==> flow/design.v <==
package defs_pkg;
  typedef enum logic [2:0] {
    ALU_ADD = 3'b000,
    ALU_SUB = 3'b001,
    ALU_AND = 3'b010,
    ALU_OR = 3'b011,
    ALU_XOR = 3'b100,
    ALU_SLL = 3'b101,
    ALU_SRL = 3'b110,
    ALU_SRA = 3'b111
  } alu_opcode_t;
  typedef struct packed {
    logic zero;
    logic negative;
    logic carry;
    logic overflow;
  } alu_flags_t;
  typedef enum logic [3:0] {
    STATE_FETCH = 4'b0000,
    STATE_DECODE = 4'b0001,
    STATE_WB_LI = 4'b0010,
    STATE_EXEC_ADDI = 4'b0011,
    STATE_WB_ADDI = 4'b0100,
    STATE_EXEC_LW = 4'b0101,
    STATE_MEM_LW = 4'b0110,
    STATE_WB_LW = 4'b0111,
    STATE_EXEC_SW = 4'b1000,
    STATE_MEM_SW = 4'b1001,
    STATE_EXEC_ALU = 4'b1010,
    STATE_WB_ALU = 4'b1011,
    STATE_EXEC_LINK = 4'b1100,
    STATE_EXEC_JMP = 4'b1101,
    STATE_EXEC_JPR = 4'b1110,
    STATE_EXEC_BRH = 4'b1111
  } state_t;
  typedef struct packed {
    logic PC_write;
    logic MEM_read;
    logic MEM_write;
    logic RF_write;
    alu_opcode_t ALU_op;
    logic FLAG_load;
    logic MDR_load;
    logic MAR_load;
    logic IR_load;
    logic AB_load;
    logic ACC_load;
    logic PC_sel;
    logic [1:0] ADDER_sel;
    logic REG2_sel;
    logic [2:0] REGW_sel;
    logic ALU_sel;
  } ctrl_sig_t;
  typedef enum logic [3:0] {
    OPCODE_LI = 4'b0000,
    OPCODE_ADDI = 4'b0001,
    OPCODE_LW = 4'b0010,
    OPCODE_SW = 4'b0011,
    OPCODE_ADD = 4'b0100,
    OPCODE_SUB = 4'b0101,
    OPCODE_AND = 4'b0110,
    OPCODE_OR = 4'b0111,
    OPCODE_XOR = 4'b1000,
    OPCODE_SLL = 4'b1001,
    OPCODE_SRL = 4'b1010,
    OPCODE_SRA = 4'b1011,
    OPCODE_LINK = 4'b1100,
    OPCODE_JMP = 4'b1101,
    OPCODE_JPR = 4'b1110,
    OPCODE_BRH = 4'b1111
  } opcode_t;
endpackage
module register #(
  parameter WIDTH = 8
) (
  input logic clk,
  input logic en,
  input logic [WIDTH-1:0] d,
  output logic [WIDTH-1:0] q
);
  always_ff @(posedge clk) begin
    if (en) begin
      q <= d;
    end
  end
endmodule
module register_file #(
  parameter REG_ADDR_WIDTH = 4,
  parameter DATA_WIDTH = 8
) (
  input logic clk,
  input logic write_en,
  input logic [REG_ADDR_WIDTH-1:0] reg1, reg2, regw,
  input logic [DATA_WIDTH-1:0] dataw,
  output logic [DATA_WIDTH-1:0] data1, data2
);
  localparam NUM_REGS = 1 << REG_ADDR_WIDTH;
  (* ramstyle = "logic" *)
  logic [DATA_WIDTH-1:0] reg_data [NUM_REGS-1:0];
  assign reg_data[0] = '0;
  genvar i;
  generate
    for (i = 1; i < NUM_REGS; i++) begin : init_regs
      register #(
        .WIDTH(DATA_WIDTH)
      ) reg_inst (
        .clk(clk),
        .en(write_en && (regw == i)),
        .d(dataw),
        .q(reg_data[i])
      );
    end
  endgenerate
  assign data1 = reg_data[reg1];
  assign data2 = reg_data[reg2];
endmodule
From RTL to reports: register_file
Tool output for the design above, in the order of the flow. Lines are those of the file above, counted from 1. The mark -- stands for no value.

Top: register_file. Clock input: clk. Library: sky130hd. Corner: tt_025C_1v80.

Word-level counts
Source: Yosys, flattened and elaborated. Widths are those after wreduce; folded enables and synchronous resets count as part of the registers. Registers that Yosys merges into a memory's read port (data or address) are not register bits. Print and check cells do not count. Equal cells are merged and count once.

The figure for register bits is 120. For cells after elaboration the number is 79. The figure for input port bits is 22. Output and inout bits: 16.

For mux-type cells the number is 2. Under reductions and logical operators stands 17. The figure for equal/unequal tests is 45.

Operators by type and width (number): parallel mux 8 bit (select 16 bit) (2); equality test 4 bit with constant B (24); equality test 4 x 3 -> 1 bit with constant B (12); equality test 4 x 2 -> 1 bit with constant B (6); logical AND 1 bit (15); equality test 4 x 1 -> 1 bit with constant B (3); zero test 4 bit (2).

Depth
Depth = most cells in a row (Yosys ltp): at word level without a register or memory, in the mapped netlist without a sequential cell, where the memories' decode and read muxes count.

The entry for depth in word-level cells reads 2. Under ABC_AREA stands 0. Depth in mapped cells: 7. The entry for mapped depth without buffers reads 4.

Mapped cells and area
Yosys stat after the flow's synthesis: flattened, memories mapped to cells. It holds for the ABC_AREA given above (unset counts as 0); a run with the other value may have another netlist.

For buffer cells the number is 32. Under sequential part of the area stands 0.0036035 mm^2. Under standard cells after synthesis stands 459. Under cell area after synthesis stands 0.0061409 mm^2. The figure for flip-flops is 120.

Cells by type: sky130_fd_sc_hd__edfxtp_1 (number 120, total area 3.6E+03 um^2); sky130_fd_sc_hd__mux2i_1 (number 46, total area 460.442 um^2); sky130_fd_sc_hd__mux4_2 (number 7, total area 157.651 um^2); sky130_fd_sc_hd__nand3b_1 (number 21, total area 157.651 um^2); sky130_fd_sc_hd__a22o_1 (number 17, total area 148.893 um^2); sky130_fd_sc_hd__nand2_1 (number 25, total area 93.84 um^2); sky130_fd_sc_hd__a22oi_1 (number 12, total area 90.086 um^2); sky130_fd_sc_hd__buf_2 (number 18, total area 90.086 um^2); sky130_fd_sc_hd__o22ai_1 (number 14, total area 87.584 um^2); sky130_fd_sc_hd__nor2_1 (number 22, total area 82.579 um^2); sky130_fd_sc_hd__a21oi_1 (number 12, total area 60.058 um^2); sky130_fd_sc_hd__mux2_4 (number 4, total area 60.058 um^2); sky130_fd_sc_hd__nand2b_1 (number 9, total area 56.304 um^2); sky130_fd_sc_hd__nand3_1 (number 11, total area 55.053 um^2); sky130_fd_sc_hd__o2bb2ai_1 (number 6, total area 52.55 um^2); sky130_fd_sc_hd__nor2b_1 (number 8, total area 50.048 um^2); sky130_fd_sc_hd__a221oi_2 (number 3, total area 45.043 um^2); sky130_fd_sc_hd__buf_4 (number 6, total area 45.043 um^2).

Other cell types: 38; their cells: 98. The figures by module come from a second, unflattened synthesis with its own total; it is not the netlist above.

The entry for cell total of the unflattened synthesis reads 474. Area (unflattened synthesis): 0.0060721 mm^2.

Each row is one instance without its submodules.

By module: register (WIDTH=8) (cells 8, area 0.0002402 mm^2, times used 15, sequential area 0.0002402 mm^2); register_file (cells 354, area 0.0024686 mm^2, times used 1, sequential area 0 mm^2).

Timing after synthesis
OpenSTA on the mapped netlist: ideal clock, no wires. The path of least setup slack (recovery checks aside). Input and output delay are each 20% of the period. Register names are those of the netlist, which keeps one name where synthesis merged equal registers.

Path kind: input to output. From: in reg2[0]. To: out data2[0]. Under data required time stands 1.896 ns. The entry for driving pins on the path reads 7. The entry for arrival reads 1.550 ns. The figure for path delay is 1.076 ns. Under input delay stands 0.474 ns. The figure for clock period is 2.37 ns. Under output delay stands 0.474 ns. For launch time at the first pin the number is 0.474 ns. Buffers on the path: 3. The figure for setup slack is 0.346 ns. Period reached after synthesis: 2.024 ns.

"path delay" = arrival - input delay + setup time. A path that ends at an output port has no setup time. "driving pins on the path" counts driving pins, that of a launching flip-flop among them; a cell with two outputs on the path counts twice. "period reached after synthesis" is the clock period less the worst setup slack; recovery checks do not enter. This is arithmetic on one report: input and output delays are still those of the set period (20% each). The rows between start and end are the longest chain of elaborated cells between them; the timing report does not say that the signal goes this way. Where chains are equally long, one stands for them. Each line given opens the expression or statement behind the cell; cells for indexed reads and writes are added by Yosys, which also makes memories of some case tables.

Path through: sky130_fd_sc_hd__buf_2 sky130_fd_sc_hd__buf_6 sky130_fd_sc_hd__buf_4 sky130_fd_sc_hd__mux2i_1 sky130_fd_sc_hd__o32ai_1 sky130_fd_sc_hd__a211oi_1 sky130_fd_sc_hd__nand3_1. For cells in the longest elaborated chain the number is 2. The figure for elaborated cells on any way between the ends is 17. RTL lines with such cells: 1. Those cells by class: 15 x eq/ne; 1 x mux; 1 x reduce/logical.

RTL lines, path after synthesis: start: declaration (RTL line 93) `input logic [REG_ADDR_WIDTH-1:0] reg1, reg2, regw,`; equality test 4 bit (RTL line 115) `assign data2 = reg_data[reg2];`; parallel mux 8 bit (select 16 bit) (RTL line 115); end: declaration (RTL line 95) `output logic [DATA_WIDTH-1:0] data1, data2`.

Worst path after layout
From the final timing report of run 1: the path of least setup slack in the routed layout; clock arrival at registers is part of the times.

Path kind: register to output. From: reg init_regs[11].reg_inst.q[3]. To: out data1[3]. The figure for clock period is 1.95 ns. The entry for driving pins on the path reads 6. The entry for arrival reads 1.91 ns. Under data required time stands 1.56 ns. Buffers on the path: 1. Under output delay stands 0.39 ns. For launch time at the first pin the number is 0.42 ns. The figure for setup slack is -0.35 ns.

The rows between start and end are the longest chain of elaborated cells between them; the timing report does not say that the signal goes this way. Where chains are equally long, one stands for them.

Path through: sky130_fd_sc_hd__edfxtp_1 sky130_fd_sc_hd__mux2_1 sky130_fd_sc_hd__a22oi_2 sky130_fd_sc_hd__nor2_1 sky130_fd_sc_hd__a211o_1 sky130_fd_sc_hd__buf_2. For cells in the longest elaborated chain the number is 1. The figure for elaborated cells on any way between the ends is 1. RTL lines with such cells: 1. Those cells by class: 1 x mux.

RTL lines, path after layout: start: declaration (RTL line 79) `output logic [WIDTH-1:0] q`; start: assignment (RTL line 83) `q <= d;`; parallel mux 8 bit (select 16 bit) (RTL line 114) `assign data1 = reg_data[reg1];`; end: declaration (RTL line 95) `output logic [DATA_WIDTH-1:0] data1, data2`.

==> runs of register_file <==
Below are 2 stored runs of the flow (Yosys, OpenROAD; platform sky130hd) on register_file, each with its settings and what was measured, unordered. Constraints: input delay and output delay 20% of the set period each, output load 0.01 pF. By "period reached" is meant the clock period of the run minus its worst setup slack. This is arithmetic on one report: input and output delays are still those of the set period (20% each). "allowed time less slack (worst setup path)": the worst setup path's part of the clock period (all of it between registers, 20% less for each end at a port) less its slack. A launch clock that arrives late makes it longer, a capture clock that arrives late makes it shorter. "overall power" is the tool's figure for a default switching activity; nothing was simulated.

Run 1 has these settings: period_ns 1.95; CORE_UTILIZATION 61; SETUP_SLACK_MARGIN 0.26; PLACE_DENSITY_LB_ADDON 0.12; CORE_ASPECT_RATIO 0.53; CTS_CLUSTER_SIZE 90; CAP_MARGIN 35; CORE_MARGIN 2; SLEW_MARGIN 20. The chip area after synthesis (Yosys) is 0.0061409 mm^2. The full die area comes to 0.0109265 mm^2. For the area of the standard cells in the finished layout the run shows 0.0086045 mm^2. The setup slack of the worst path comes to -0.349 ns. The worst hold slack reads 0.909 ns. The measured overall power is 7.232 mW. The measured period reached is 2.299 ns. For the allowed time less slack (worst setup path) the run shows 1.91 ns. Type of the worst setup path: register to output.

Run 2 has these settings: period_ns 1.39; CORE_UTILIZATION 69; SETUP_SLACK_MARGIN -0.13; CORE_MARGIN 2; CELL_PAD_IN_SITES_GLOBAL_PLACEMENT 2; ABC_AREA 0; GPL_ROUTABILITY_DRIVEN 0; CTS_CLUSTER_DIAMETER 69; CAP_MARGIN 20; SLEW_MARGIN 20. Outcome: no final report: placement broke off with GPL-0301.
